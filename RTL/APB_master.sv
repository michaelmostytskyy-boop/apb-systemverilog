==> flow/design.v <==
module apb_master (
    input  logic        PCLK,       
    input  logic        PRESETn,    
    input  logic [1:0]  mux,        
    input  logic [31:0] wdata_in,   
    input  logic [31:0] addr_in,    
    output logic [31:0] PADDR,      
    output logic        PSEL,       
    output logic        PENABLE,    
    output logic        PWRITE,     
    output logic [31:0] PWDATA,     
    input  logic [31:0] PRDATA,     
    input  logic        PREADY      
);
    logic [31:0] addr_reg;    
    logic [31:0] wdata_reg;   
    logic [31:0] rdata_reg;   
    logic        write_reg;   
    typedef enum logic [1:0] {
        IDLE,     
        SETUP,    
        ACCESS    
    } apb_state;
    apb_state current_state, next_state;
always @(posedge PCLK or negedge PRESETn) begin
    if (~PRESETn)
    current_state<=IDLE; 
    else
     current_state<=next_state; 
end
   always @(*) begin
        next_state = current_state;  
        case (current_state)
            IDLE: begin
                if (mux == 2'b01 || mux == 2'b11) 
                    next_state = SETUP;
            end
            SETUP: begin
                next_state = ACCESS;   
            end
            ACCESS: begin
                if (PREADY)
                    next_state = IDLE; 
            end
            default: begin
                next_state = IDLE; 
            end
        endcase
    end
   always @(*) begin
        PSEL    = 1'b0;
        PENABLE = 1'b0;
        PWDATA  = wdata_reg;
        PWRITE = write_reg;
        PADDR = addr_reg;
        case (current_state)
            IDLE: begin
                PSEL = 1'b0;
                PENABLE = 1'b0;
            end
            SETUP: begin
                PSEL = 1'b1;
                PENABLE = 1'b0;
            end
            ACCESS: begin
                PSEL = 1'b1;
                PENABLE = 1'b1; 
             end
        endcase
    end
always @(posedge PCLK or negedge PRESETn) begin
    if (!PRESETn) begin
        write_reg <= 1'b0;
        wdata_reg <= 32'b0;
        rdata_reg <= 32'b0;
        addr_reg  <= 32'b0;
    end
    else begin
        if (current_state == IDLE && next_state == SETUP) begin
            write_reg <= (mux == 2'b11);  
            wdata_reg <= wdata_in;
            addr_reg  <= addr_in;
        end
        if (current_state == ACCESS && PREADY && !write_reg) begin
            rdata_reg <= PRDATA;
        end
    end
end
endmodule
# Reports on apb_master
# Tool output for the design above, in the order of the flow.
# Line numbers count from 1 in the design file above.
# Library cell names are shortened.
# A cell with - has no value.
# design
top_module	apb_master
clk_port	PCLK
library	sky130hd
pvt_corner	tt_025C_1v80

# Word-level counts
# Source: Yosys, flattened and elaborated, memories not mapped. Widths are those after wreduce; folded enables and synchronous resets count as part of the registers. Registers that Yosys merges into a memory's read port (data or address) are not register bits. Print and check cells do not count. Equal cells are merged and count once.
# classes
bitwise	0
n_cmp	0
n_mul	0
div_mod_pow	0
n_reduce_logical	4
n_mux	5
eq_ne	5
shifts	0
add_sub_neg	0
# ops
cell	n
2-bit by 1-bit equality test with 1-bit output (second input constant)	3
2-bit case mux with 3-bit select	1
2-bit equality test (second input constant)	2
2-bit two-way mux	2
2-bit logical NOT	1
2-bit OR reduction	1
1-bit two-way mux	2
1-bit logical AND	1
1-bit logical OR	1
# bits
mem_bits_ro	0
inputBits	101
clocked_rd_ports_x_width	0
register_bits	67
latchBits	0
out_inout_bits	67
mem_bits_rw	0
wordCells	18
memories	0

# Depth
# Longest topological path by Yosys (ltp), each cell counted once; first at word level (registers and memories cut), then after technology mapping (sequential cells cut; the memories' decode and read muxes count).
# logic_depth
ltp_word	6
ABC_AREA	0
depth_mapped	5
ltp_nobuf	3

# Mapped cells and area
# Source: synth_stat.txt of the flow (Yosys; design flattened, memories mapped). It holds for the ABC_AREA given above (unset counts as 0); a run with the other value may have another netlist.
# synth_totals
stdcells	149
flip_flops	68
seqArea_um2	1702.9
n_buf	7
mapped_area_um2	2553.7
# by_type
type	n	area_total_um2
dfrtp_1	67	1.68E+03
mux2_1	50	563.04
mux2_2	15	168.912
buf_6	5	56.304
dfstp_2	1	26.275
a211oi_2	1	12.512
inv_1	3	11.261
a21o_1	1	7.507
buf_4	1	7.507
nand2_1	2	7.507
or2_2	1	6.256
buf_2	1	5.005
o21ai_0	1	5.005

# Timing after synthesis
# OpenSTA on the mapped netlist: ideal clock, no wires. The path of least setup slack (recovery checks aside). Input and output delay are each 20% of the period. Register names are those of the netlist, which keeps one name where synthesis merged equal registers.
# synth_timing
path_kind	register to register
start	register current_state
end	register addr_reg[0]
launch_ps	0
path_slack_ps	491
arrival_ps	1392
path_delay_ps	1519
driving_pins	6
setup_time_ps	127
period_ps	2010
t_required_ps	1883
path_buffers	2
synth_period_reached_ps	1519
# "path_delay_ps" is the arrival time less input delay plus setup time.
# "driving_pins": output pins that drive a net of the path, with the launching flip-flop's if there is one; two outputs of one cell count as two.
# "synth_period_reached_ps" is the clock period less the worst setup slack; recovery checks do not enter. This is arithmetic on one report: input and output delays are still those of the set period (20% each).
# Where an end lacks its bit number, it is one bit of the signal, or one of the new flip-flops if synthesis recoded a state register.
# synth_via
path_cell_list	dfstp_2 nand2_1 a211oi_2 buf_4 buf_6 mux2_1
# synth_rtl
element	line	source
start: declaration	24	apb_state current_state, next_state;
start: assignment	27	current_state<=IDLE;
start: assignment	29	current_state<=next_state;
end: assignment	76	addr_reg  <= 32'b0;
end: assignment	82	addr_reg  <= addr_in;
end: declaration	15	logic [31:0] addr_reg;
# Chain of elaborated cells between the ends: none given.

# Path in the finished layout
# From the final timing report of run 2: the path of least setup slack in the routed layout; clock arrival at registers is part of the times.
# The report prints the path's times to 10 ps; the period is as set.
# layout_timing
path_kind	input to register
start	input port PREADY
end	register wdata_reg[26]
t_required_ps	1860
period_ps	1640
launch_ps	330
setup_time_ps	120
driving_pins	6
path_slack_ps	10
arrival_ps	1840
path_buffers	3
in_delay_ps	330
# The rows between start and end are the longest chain of elaborated cells between them; the timing report does not say that the signal goes this way. Where chains are equally long, one stands for them.
# Each line given opens the expression or statement behind the cell; cells for indexed reads and writes are added by Yosys, which also makes memories of some case tables.
# layout_via
path_cell_list	clkdlybuf4s50_1 inv_2 a211oi_4 buf_6 buf_12 mux2_4
elab_chain_len	4
cone_cells	4
lines_between	3
cone_classes	eq/ne: 1; mux: 2; reduce/logical: 1
# layout_rtl
element	line	source
start: declaration	13	input  logic        PREADY
2-bit two-way mux	42	if (PREADY)
2-bit case mux with 3-bit select	33	case (current_state)
2-bit by 1-bit equality test with 1-bit output	79	if (current_state == IDLE && next_state == SETUP) begin
1-bit logical AND	79
end: assignment	74	wdata_reg <= 32'b0;
end: assignment	81	wdata_reg <= wdata_in;
end: declaration	16	logic [31:0] wdata_reg;

# Settings and measured results of 2 stored flow runs for module apb_master (sky130hd), not sorted in any way. The constraints put input and output delay at 20% of the set period each and load the outputs with 0.01 pF.
# "timing.achieved_period_ps": clock period set for the run, less the worst setup slack. It is reckoned from that one timing run; input and output delays stay at 20% of the period that was set.
# "worst_path_time_ps" means the part of the period allowed to the worst setup path (the constraints hold back 20% at inputs and 20% at outputs) less its slack; where the path has registers, the arrival times of their clocks count too.
# "design_power_uw" rests on the timing tool's default activity at the inputs, not on a simulated workload.
# "worst_path_time_ps" is given in steps of 10 ps.
# Among the settings, -- means not set for that run.
# Results: -- = not shown.
run name	period_ns	CORE_UTILIZATION	SETUP_SLACK_MARGIN	PLACE_DENSITY	HOLD_SLACK_MARGIN	CORE_MARGIN	CELL_PAD_IN_SITES_DETAIL_PLACEMENT	GPL_ROUTABILITY_DRIVEN	CTS_CLUSTER_DIAMETER	SLEW_MARGIN	CAP_MARGIN	CELL_PAD_IN_SITES_GLOBAL_PLACEMENT	TNS_END_PERCENT	ABC_AREA	synth_chip_area_um2	design.die.area_um2	final_cell_area_um2	post_route_util_frac	ws_setup_ps	setup_tns_ps	hold_ws_ps	design_power_uw	timing.achieved_period_ps	worst_path_time_ps	critical_path_type
run 1	1.6	52	0.03	0.53	-0.01	2	2	1	57	15	20	--	--	--	--	--	--	--	--	--	--	--	--	--	--
run 2	1.64	17	0.26	--	--	2	--	0	38	25	25	0	45	0	2553.7	16018.7	4616.9	0.316	15	0	478	7648	1625	1300	input to register
# Run 1: incomplete, placement halted on DPL-0033
