==> flow/design.v <==
module apb_slave_simple (
    input  logic        PCLK,
    input  logic        PRESETn,
    input  logic [31:0] PADDR,
    input  logic        PSEL,
    input  logic        PENABLE,
    input  logic        PWRITE,
    input  logic [31:0] PWDATA,
    output logic [31:0] PRDATA,
    output logic        PREADY
);
    logic [31:0] regfile [0:3];
    logic [1:0]  addr_idx;
    assign addr_idx = PADDR[3:2];
    assign PREADY  = 1'b1;    
    always @(posedge PCLK or negedge PRESETn) begin
        if (!PRESETn) begin
            regfile[0] <= 32'b0;
            regfile[1] <= 32'b0;
            regfile[2] <= 32'b0;
            regfile[3] <= 32'b0;
        end
        else if (PSEL && PENABLE && PWRITE) begin
            regfile[addr_idx] <= PWDATA;
        end
    end
     always @(*) begin
        if (PSEL && !PWRITE)
            PRDATA = regfile[addr_idx];
        else
            PRDATA = 32'b0;
    end
endmodule
# == From RTL to reports: apb_slave_simple ==
# Tool output for the design above, in the order of the flow.
# Line numbers count from 1 in the design file above.
# Operators carry their Yosys type and port widths (W data, S select, Z words).
# Cell names lack the library's common part.
# Not given: --
# design
design,apb_slave_simple
clock,PCLK
lib,sky130hd
corner,tt_025C_1v80

# == After elaboration ==
# Counts by Yosys on the flattened word-level netlist (proc, flatten, opt, wreduce). Print and check cells are left out. Cells with the same type and inputs are merged into one.
# bits
in_bits,69
out_inout_bits,33
reg_bits,128
word_cells,18
# classes
n_reduce_logical,9
equal,3
mux,2
# op_table
op,count
$pmux W32 S4,1
$mux W32,1
$reduce_and A2 Y1,4
$eq A2 B2 Y1 const B,2
$logic_and A1 B1 Y1,3
$eq A2 B1 Y1 const B,1
$logic_not A2 Y1,1
$logic_not A1 Y1,1

# == Logic depth ==
# Yosys ltp: most cells in a row. Word level: on the elaborated netlist, between registers, memories and ports. Mapped: between sequential cells and ports; inverters and the memories' decode and read muxes count.
# logic_depth
depth_word,3
ABC_AREA,0
ltp_mapped,6

# == Netlist ==
# Source: synth_stat.txt of the flow (Yosys; design flattened, memories mapped). It holds for the ABC_AREA given above (unset counts as 0); a run with the other value may have another netlist.
# The area totals of this step are shown rounded.
# mapped
ff_cells,128
sequential_area_um2,3200
mapped_area_um2,5920
mapped_cells,355
# types
cell_type,count,area_total_um2
dfrtp_1,128,3.2E+03
mux2_2,90,1.01E+03
mux4_2,32,720.691
mux2_4,30,450.432
nor2b_1,32,200.192
mux2_1,8,90.086
buf_6,7,78.826
buf_4,9,67.565
clkbuf_1,6,22.522
buf_2,4,20.019
nand4_1,2,12.512
and4_1,1,8.758
nor2b_2,1,8.758
nand2b_1,1,6.256
or2_1,1,6.256
conb_1,1,3.754
inv_1,1,3.754
nor2_1,1,3.754

# == Path before layout ==
# OpenSTA on the mapped netlist: ideal clock, no wires. The path of least setup slack (recovery checks aside). Input and output delay are each 20% of the period. Register names are those of the netlist, which keeps one name where synthesis merged equal registers.
# synth_path
kind,in2out
from,input PADDR[2]
to,output PRDATA[10]
path_buffers,2
required_ns,1.816
period_ns,2.27
slack_ns,0.355
driving_pins,4
arrival_ns,1.461
path_delay_ns,1.007
in_delay_ns,0.454
period_less_setup_slack_ns,1.915
# "path_delay_ns" = arrival - input delay + setup time.
# At an output port there is no setup time.
# "driving_pins": output pins that drive a net of the path, with the launching flip-flop's if there is one; two outputs of one cell count as two.
# "period_less_setup_slack_ns" is the clock period less the worst setup slack; recovery checks do not enter. This is arithmetic on one report: input and output delays are still those of the set period (20% each).
# The rows between start and end are the longest chain of elaborated cells between them; the timing report does not say that the signal goes this way. Where chains are equally long, one stands for them.
# A line is the first line of the expression or statement that the cell stems from. Yosys adds cells for indexed reads and writes and turns some case tables into memories.
# synth_between
path_cell_list,buf_4 > buf_4 > mux4_2 > nor2b_1
elab_chain_len,3
cells_between,6
# synth_rtl
item,line_no,text
from (decl),4,"input  logic [31:0] PADDR,"
$eq A2 B2 Y1,29,PRDATA = regfile[addr_idx];
$pmux W32 S4,29,
$mux W32,28,if (PSEL && !PWRITE)
to (decl),9,"output logic [31:0] PRDATA,"

# == Timing after layout ==
# From the final timing report of flow run A: the path of least setup slack in the routed layout; clock arrival at registers is part of the times.
# layout_path
kind,in2out
from,input PWRITE
to,output PRDATA[6]
slack_ns,0.08
path_buffers,3
period_ns,2.71
driving_pins,5
in_delay_ns,0.54
arrival_ns,2.09
required_ns,2.17
# The rows between start and end are the longest chain of elaborated cells between them; the timing report does not say that the signal goes this way. Where chains are equally long, one stands for them.
# layout_between
path_cell_list,clkdlybuf4s50_1 > nand2b_2 > buf_12 > nor2b_1 > clkdlybuf4s50_1
elab_chain_len,3
cells_between,3
lines_between,1
# layout_rtl
item,line_no,text
from (decl),7,"input  logic        PWRITE,"
$logic_not A1 Y1,28,if (PSEL && !PWRITE)
$logic_and A1 B1 Y1,28,
$mux W32,28,
to (decl),9,"output logic [31:0] PRDATA,"

==> runs of apb_slave_simple <==
Top module apb_slave_simple; platform sky130hd; tools Yosys and OpenROAD; 2 stored runs in no particular order. Input and output delays are each 20% of the period that was set; the output load is 0.01 pF.
"critical_path_time_ns" means the part of the period allowed to the worst setup path (the constraints hold back 20% at inputs and 20% at outputs) less its slack; where the path has registers, the arrival times of their clocks count too.
"design_power_uw": no workload was simulated; the value follows from the tool's default switching activity.
Values from the reports are rounded here.

Flow run A, flow files:
==> flow/run.sh <==
#!/bin/bash
# the make line also repeats the synthesis and layout settings of config.mk as NAME=value (left out here)
make -C /OpenROAD-flow-scripts/flow DESIGN_CONFIG=/design/flow/config.mk WORK_HOME=/design/flow/orfs CLKGATE_MAP_FILE= finish
==> flow/config.mk <==
export PLATFORM = sky130hd
export DESIGN_NAME = apb_slave_simple
export DESIGN_NICKNAME = apb_slave_simple
export VERILOG_FILES = /design/flow/design.v
export SDC_FILE = /design/flow/constraint.sdc
export NUM_CORES = 4
export LEC_CHECK = 0
export CAP_MARGIN = 20
export CELL_PAD_IN_SITES_DETAIL_PLACEMENT = 0
export CELL_PAD_IN_SITES_GLOBAL_PLACEMENT = 0
export CORE_ASPECT_RATIO = 0.73
export CORE_MARGIN = 2
export CORE_UTILIZATION = 57
export HOLD_SLACK_MARGIN = 0.2
export MAX_ROUTING_LAYER = met4
export PLACE_DENSITY = 0.39
export SLEW_MARGIN = 20
export TNS_END_PERCENT = 15
==> flow/constraint.sdc <==
create_clock -name core_clock -period 2.71 [get_ports {PCLK}]
set_input_delay 0.5420 -clock core_clock [delete_from_list [all_inputs] [get_ports {PCLK}]]
set_output_delay 0.5420 -clock core_clock [all_outputs]
set_load 0.01 [all_outputs]

==> results of flow run A, as CSV <==
result,value
final_stdcell_area_um2,7490
design_power_uw,6180
synth_chip_area_um2,5920
design.die.area_um2,11200
ws_setup_ns,0.078
total_negative_slack_ns,0.000
layout_utilization_pct,74.9
critical_path_time_ns,1.55
critical_path_type,"in2out"

Flow run B, flow files:
==> flow/run.sh <==
#!/bin/bash
# the make line also repeats the synthesis and layout settings of config.mk as NAME=value (left out here)
make -C /OpenROAD-flow-scripts/flow DESIGN_CONFIG=/design/flow/config.mk WORK_HOME=/design/flow/orfs CLKGATE_MAP_FILE= finish
==> flow/config.mk <==
export PLATFORM = sky130hd
export DESIGN_NAME = apb_slave_simple
export DESIGN_NICKNAME = apb_slave_simple
export VERILOG_FILES = /design/flow/design.v
export SDC_FILE = /design/flow/constraint.sdc
export NUM_CORES = 4
export LEC_CHECK = 0
export CAP_MARGIN = 20
export CORE_ASPECT_RATIO = 0.6
export CORE_MARGIN = 3
export CORE_UTILIZATION = 55
export CTS_CLUSTER_SIZE = 97
export GPL_ROUTABILITY_DRIVEN = 0
export PLACE_DENSITY = 0.44
export SLEW_MARGIN = 40
export TNS_END_PERCENT = 75
==> flow/constraint.sdc <==
create_clock -name core_clock -period 1.19 [get_ports {PCLK}]
set_input_delay 0.2380 -clock core_clock [delete_from_list [all_inputs] [get_ports {PCLK}]]
set_output_delay 0.2380 -clock core_clock [all_outputs]
set_load 0.01 [all_outputs]

==> results of flow run B, as CSV <==
result,value
final_stdcell_area_um2,8890
design_power_uw,14900
synth_chip_area_um2,5920
design.die.area_um2,12100
ws_setup_ns,-0.636
total_negative_slack_ns,-30.6
layout_utilization_pct,87.5
critical_path_time_ns,1.59
critical_path_type,"reg2out"
